==> flow/design.v <==
`timescale 1ns / 1ps
module eightbitupcounter(
    input [7:0] d,
	 input clk,
	 input load,clear,incr,
	 output  [7:0] q
    );
	 wire c;
	 wire c1;
	 wire c2;
	 assign c1=d[3:0]-14;
    upcounter2 a(d[3:0],clk,load,clear,incr,q[3:0],c);
	 upcounter2 b(d[7:4],clk,load,clear,c1,q[7:4],c2);
endmodule
`timescale 1ns / 1ps
module upcounter2(
    input [3:0] d,
	 input clk,
	 input load,clear,incr,
	 output reg [3:0] q,
	 output reg c
	 );
	 always @(posedge clk)
	 begin
	 if(clear)
	 begin
	 q[0]<=0;
	 q[1]<=0;
	 q[2]<=0;
	 q[3]<=0;
	 end
	 else 
	 begin
	  if(load)
	  begin
	  q[0]<=d[0];
	  q[1]<=d[1];
	  q[2]<=d[2];
	  q[3]<=d[3];
	  end
	  else
	  begin
	  if(incr)
	  begin
	  {c,q}<=q+1;
	  end
	  else
	  begin
	  c<=0;
	  end
	  end
	 end
    end
endmodule
# Step by step through the tools: eightbitupcounter
# Tool output for the design above, in the order of the flow.
# Line numbers count from 1 in the design file above.
# Cell names lack the library's common part.
# The mark n/a stands for no value.
# design
design	eightbitupcounter
clock	clk
library	sky130hd
corner	tt_025C_1v80

# After elaboration
# Counts by Yosys on the flattened word-level netlist (proc, flatten, opt, wreduce; memories kept). Register bits leave out memories and registers merged into their read ports (data or address). Print and check cells are left out. Cells with the same type and inputs are merged into one.
# bits
reg_bits	8
output_inout_bits	8
wordCells	29
# classes
n_addsub	3
muxes	16
reduce_and_logical	2
# op_table
operator	n
1-bit two-way mux	16
4-bit by 1-bit adder with 4-bit output (second input constant)	2
2-bit nonzero test	2
1-bit subtractor (second input constant)	1

# Logic depth
# Depth = most cells in a row (Yosys ltp): at word level without a register or memory, in the mapped netlist without a sequential cell, where the memories' decode and read muxes count.
# logic_depth
ltp_word	3
ABC_AREA	0
ltp_mapped	4

# Netlist
# Source: synth_stat.txt of the flow (Yosys; design flattened, memories mapped). It holds for the ABC_AREA given above (unset counts as 0); a run with the other value may have another netlist.
# The area totals of this step are shown rounded.
# by_type
cell_type	n
dfxtp_1	8
mux2i_1	4
xnor2_1	4
o21a_1	4
ha_1	2
a21oi_1	4
xor2_1	2
inv_1	4
nor2_1	4
nand4_1	2
mux2_1	1
mux2_2	1
buf_4	1
nand2_1	2
clkbuf_1	1
# synth_totals
mapped_cells	44
area_um2	411.6
ffs	8
buf_cells	2
# By module: a second synthesis without flattening, with its own total; a netlist apart from the flattened one above.
# hier_totals
cells_unflattened	52
hier_area_um2	493.0
# Rows give one instance, submodules left out.
# modules
mod	instances	cells	area_um2	seq_area_um2
upcounter2	2	26	246.5	110.1
eightbitupcounter	1	0	0.0	0.0

# Worst setup path after synthesis
# OpenSTA on the mapped netlist: ideal clock, no wires. The path of least setup slack (recovery checks aside). Input and output delay are each 20% of the period. Register names are those of the netlist, which keeps one name where synthesis merged equal registers.
# synth_timing
path_type	register to register
startpoint	register b.q[0]
endpoint	register b.q[1]
clock_period_ns	1.54
setup_ns	0.124
t_first_pin_ns	0.000
t_arrival_ns	1.091
required_time_ns	1.416
path_slack_ns	0.324
delay_ns	1.215
driving_pins	5
synth_period_reached_ns	1.216
# "delay_ns" is the arrival time less input delay plus setup time.
# "driving_pins": output pins that drive a net of the path, with the launching flip-flop's if there is one; two outputs of one cell count as two.
# "synth_period_reached_ns" = period - worst setup slack (recovery checks aside). The figure is calculated, with input and output delays left at 20% of the set period.
# The rows between start and end are the longest chain of elaborated cells between them; the timing report does not say that the signal goes this way. Where chains are equally long, one stands for them.
# Each line given opens the expression or statement behind the cell; cells for indexed reads and writes are added by Yosys, which also makes memories of some case tables.
# synth_between
cell_sequence	dfxtp_1 > ha_1 > mux2_1 > mux2i_1 > nor2_1
elab_chain_cells	3
# synth_lines
item	line	text
from (decl)	20	output reg [3:0] q,
from (assign)	27	q[0]<=0;
from (assign)	36	q[0]<=d[0];
4-bit by 1-bit adder with 4-bit output	45	{c,q}<=q+1;
1-bit two-way mux	43	if(incr)
1-bit two-way mux	34	if(load)
to (assign)	28	q[1]<=0;
to (assign)	37	q[1]<=d[1];
to (decl)	20

# Timing after layout
# Path of least setup slack in the final report of entry A (OpenROAD, finished layout, wires in). Where an end is a register, its clock arrival counts in the times.
# layout_timing
path_type	register to register
startpoint	register a.q[1]
endpoint	register a.q[1]
clock_period_ns	0.828
setup_ns	0.12
t_first_pin_ns	0.26
t_arrival_ns	1.26
required_time_ns	0.97
path_slack_ns	-0.29
driving_pins	5
# The rows between start and end are the longest chain of elaborated cells between them; the timing report does not say that the signal goes this way. Where chains are equally long, one stands for them.
# layout_between
cell_sequence	dfxtp_4 > ha_4 > mux2_4 > mux2i_1 > nor2_1
elab_chain_cells	3
# layout_lines
item	line	text
from (decl)	20	output reg [3:0] q,
from (assign)	28	q[1]<=0;
from (assign)	37	q[1]<=d[1];
4-bit by 1-bit adder with 4-bit output	45	{c,q}<=q+1;
1-bit two-way mux	43	if(incr)
1-bit two-way mux	34	if(load)
to (assign)	28
to (assign)	37
to (decl)	20

# eightbitupcounter through Yosys and OpenROAD on sky130hd: 2 stored runs, unordered, with their settings and measured results. The constraints put input and output delay at 20% of the set period each and load the outputs with 0.01 pF.
# By "clock_period_reached_ns" is meant the clock period of the run minus its worst setup slack. This is arithmetic on one report: input and output delays are still those of the set period (20% each).
# By "critical_path_time_ns" is meant the share of the clock period that the worst setup path is allowed (20% is reserved at inputs, 20% at outputs), minus its slack. Clock arrival times at its registers enter into it.
# "fin_power_uw" rests on the timing tool's default activity at the inputs, not on a simulated workload.
# Results are given in rounded form.
# A setting shown as - is not set for that run.
# Among the results, - means that no value is shown for the run.
run	period_ns	CORE_UTILIZATION	PLACE_DENSITY_LB_ADDON	CORE_ASPECT_RATIO	CELL_PAD_IN_SITES_GLOBAL_PLACEMENT	GPL_TIMING_DRIVEN	GPL_ROUTABILITY_DRIVEN	CTS_CLUSTER_SIZE	CTS_CLUSTER_DIAMETER	SLEW_MARGIN	CAP_MARGIN	CORE_MARGIN	SETUP_SLACK_MARGIN	CELL_PAD_IN_SITES_DETAIL_PLACEMENT	TNS_END_PERCENT	dieArea_um2	tns_ns	ws_setup_ns	fin_power_uw	final_hold_ws_ns	clock_period_reached_ns	synth_chip_area_um2	stdcell_area_um2	critical_path_time_ns	timing.worst_path_kind	fin_util_pct
entry A	0.828	27	0.29	1.02	0	0	1	34	92	5	20	2	-	-	-	1853	-2.030	-0.290	1098	0.247	1.118	411.6	777.0	1.12	register to register	53.4
entry B	1.57	49	-	1.09	-	0	-	89	203	20	40	2	0.35	1	70	-	-	-	-	-	-	-	-	-	-	-
# Entry B: not finished: floorplanning ended with error PDN-0185
